==> flow/design.v <==
`timescale 1ns / 1ps
module RegisterFile(
    input [1:0] RS,
    input [1:0] RT,
    input [1:0] RD,
    input [15:0] WriteData,
    output [15:0] ReadRS,
    output [15:0] ReadRT,
    input RegWrite,
    input Clock
    );
reg [15:0] Registers[3:0];
integer i;
initial
begin
    for(i=0;i<4;i=i+1) begin
       Registers[i]=16'd0;
    end
end
always @(posedge Clock)
    begin
       if(RegWrite) Registers[RD] <= WriteData;
    end
assign ReadRS = Registers[RS];
assign ReadRT = Registers[RT];
endmodule
# Reports on RegisterFile
# Tool output for the design above, in the order of the flow.
# Lines are those of the file above, counted from 1.
# Operators carry their Yosys type and port widths (W data, S select, Z words).
# Cell names lack the library's common part.
# A cell with - has no value.
dict set report design {
  design {RegisterFile}
  clock {Clock}
  lib {sky130hd}
  corner {tt_025C_1v80}
}

# After elaboration
# Yosys after proc, flatten, opt, wreduce and memory -nomap, before mapping. Enables and synchronous resets that opt folds into registers are not counted as muxes. Memory bits, and registers merged into a memory's read port (data or address), are not among the register bits. Print and check cells are not counted. Equal cells are merged and count once.
# Yosys's memory passes give these memory sizes; they may raise the number of words (mostly to a power of two), join words into wider ones and drop unused or constant bits.
dict set report word_totals {
  ff_bits 0
  ram_bits 64
  mem_count 1
  input_bits 24
  output_inout_bits 32
  wordCells 4
}
# memory words word_bits rd wr line
set memory_table {}
lappend memory_table {Registers 4 16 2 1 12} ;# reg [15:0] Registers[3:0];
dict set report classes {
  n_mux 3
}
# operator n
set op_table {}
lappend op_table {{$mux W16} 1}
lappend op_table {{$mux W2} 1}
lappend op_table {{$mux W1} 1}

# Depth
# Longest topological path by Yosys (ltp), each cell counted once; first at word level (registers and memories cut), then after technology mapping (sequential cells cut; the memories' decode and read muxes count).
dict set report logic_depth {
  word_depth 1
  ABC_AREA 1
  depth_mapped 6
  depth_no_buf 4
}

# Synthesis result
# The flow's flattened synthesis, as Yosys stat reports it; memories are mapped. The netlist is that of the ABC_AREA named above (0 if unset); the other value can give another one.
# The area totals of this step are shown rounded.
# cell n area_total_um2
set types {}
lappend types {edfxtp_1 64 1.92E+03}
lappend types {nand2_1 160 600.576}
lappend types {nand3_1 64 320.307}
lappend types {inv_1 67 251.491}
lappend types {buf_6 12 135.13}
lappend types {buf_4 6 45.043}
lappend types {nor3_1 4 20.019}
lappend types {inv_4 2 12.512}
lappend types {buf_2 2 10.01}
lappend types {inv_2 2 7.507}
dict set report mapped {
  cells 383
  area_um2 3320
  sequential_area_um2 1920
  ffs 64
  buffers 20
}

# Path before layout
# Source: OpenSTA report_checks on the synthesized netlist (no wires, ideal clock, input and output delay 20% of the period each), path of least setup slack; recovery checks are left aside. Register names are those of the netlist, which keeps one name where synthesis merged equal registers.
dict set report synth_path {
  kind {input -> register}
  from {input RD[0]}
  to {memory Registers[3][0]}
  period_ps 3010
  in_delay_ps 602
  setup_ps 409
  launch_ps 602
  arrival_time_ps 1813
  t_required_ps 2601
  path_slack_ps 787
  path_delay_ps 1620
  driving_pins 2
  n_path_buf 0
  period_less_setup_slack_ps 2223
}
# "path_delay_ps" = arrival - input delay + setup time.
# "driving_pins" counts driving pins, that of a launching flip-flop among them; a cell with two outputs on the path counts twice.
# "period_less_setup_slack_ps" is the clock period less the worst setup slack; recovery checks do not enter. This is arithmetic on one report: input and output delays are still those of the set period (20% each).
# Between the ends stands the longest chain of elaborated cells between them, by number of cells; it is not shown to be the way that was timed. Of several equally long chains one is given.
# A line is the first line of the expression or statement that the cell stems from. Yosys adds cells for indexed reads and writes and turns some case tables into memories.
dict set report synth_between {
  path_cell_list {inv_1 nor3_1}
  elab_chain_cells 1
  cone_cells 1
  lines_between 1
  cone_classes {mux (1)}
}
# item line
set synth_lines {}
lappend synth_lines {{start: declaration} 5} ;# input [1:0] RD,
lappend synth_lines {{$mux W2} 22} ;# if(RegWrite) Registers[RD] <= WriteData;
lappend synth_lines {{end: declaration} 12} ;# reg [15:0] Registers[3:0];

# Path in the finished layout
# From the final timing report of run A: the path of least setup slack in the routed layout; clock arrival at registers is part of the times.
# The path's times are printed in steps of 10 ps; the period is the one set.
dict set report layout_path {
  kind {input -> output}
  from {input RS[0]}
  to {output ReadRS[5]}
  period_ps 3050
  in_delay_ps 610
  out_delay_ps 610
  launch_ps 610
  arrival_time_ps 2220
  t_required_ps 2440
  path_slack_ps 220
  driving_pins 6
  n_path_buf 2
}
# Between the ends stands the longest chain of elaborated cells between them, by number of cells; it is not shown to be the way that was timed. Of several equally long chains one is given.
# A memory read counts as a cell of the chain, while the word-level depth stops at memories.
dict set report layout_between {
  path_cell_list {clkdlybuf4s50_1 inv_4 nand2_1 nand3_1 nand2_1 clkdlybuf4s50_1}
  elab_chain_cells 1
  cone_cells 1
  lines_between 1
  cone_classes {memory (1)}
}
# item line
set layout_lines {}
lappend layout_lines {{start: declaration} 3} ;# input [1:0] RS,
lappend layout_lines {{$mem_v2 Z4 W16} 12} ;# reg [15:0] Registers[3:0];
lappend layout_lines {{end: declaration} 7} ;# output [15:0] ReadRS,

# Measured results for RegisterFile: 2 stored runs of the Yosys and OpenROAD flow on sky130hd. The settings differ; the order carries no meaning. The constraints put input and output delay at 20% of the set period each and load the outputs with 0.01 pF.
# "achieved_period_ps" = clock period - worst setup slack. The figure is calculated, with input and output delays left at 20% of the set period.
# By "critical_path_time_ps" is meant the share of the clock period that the worst setup path is allowed (20% is reserved at inputs, 20% at outputs), minus its slack. Clock arrival times at its registers enter into it.
# "power_total_mw": no workload was simulated; the value follows from the tool's default switching activity.
# "critical_path_time_ps" is given in steps of 10 ps.
# Results are given in rounded form.
run="run A" settings period_ns=3.05 CORE_UTILIZATION=56 SETUP_SLACK_MARGIN=-0.06 PLACE_DENSITY_LB_ADDON=0.21 CORE_ASPECT_RATIO=1.06 TNS_END_PERCENT=5 ABC_AREA=1 CTS_CLUSTER_DIAMETER=185 SLEW_MARGIN=5 MAX_ROUTING_LAYER="met5" CAP_MARGIN=20 CORE_MARGIN=2
run="run A" results synth_chip_area_um2=3320 design_die_area_um2=6570 final_stdcell_area_um2=4100 finish.utilization_pct=72.2 fin_ws_ps=222 final_setup_tns_ps=0 holdWs_ps=902 power_total_mw=2.03 achieved_period_ps=2828 critical_path_time_ps=1610 worstPathKind="input -> output"
run="run B" settings period_ns=3.22 CORE_UTILIZATION=57 SETUP_SLACK_MARGIN=-0.01 PLACE_DENSITY=0.75 CORE_ASPECT_RATIO=1.64 CELL_PAD_IN_SITES_GLOBAL_PLACEMENT=2 ABC_AREA=1 CTS_CLUSTER_SIZE=31 SLEW_MARGIN=0 CAP_MARGIN=20 CORE_MARGIN=2
run="run B" outcome="did not finish, placement stopped with GPL-0301"
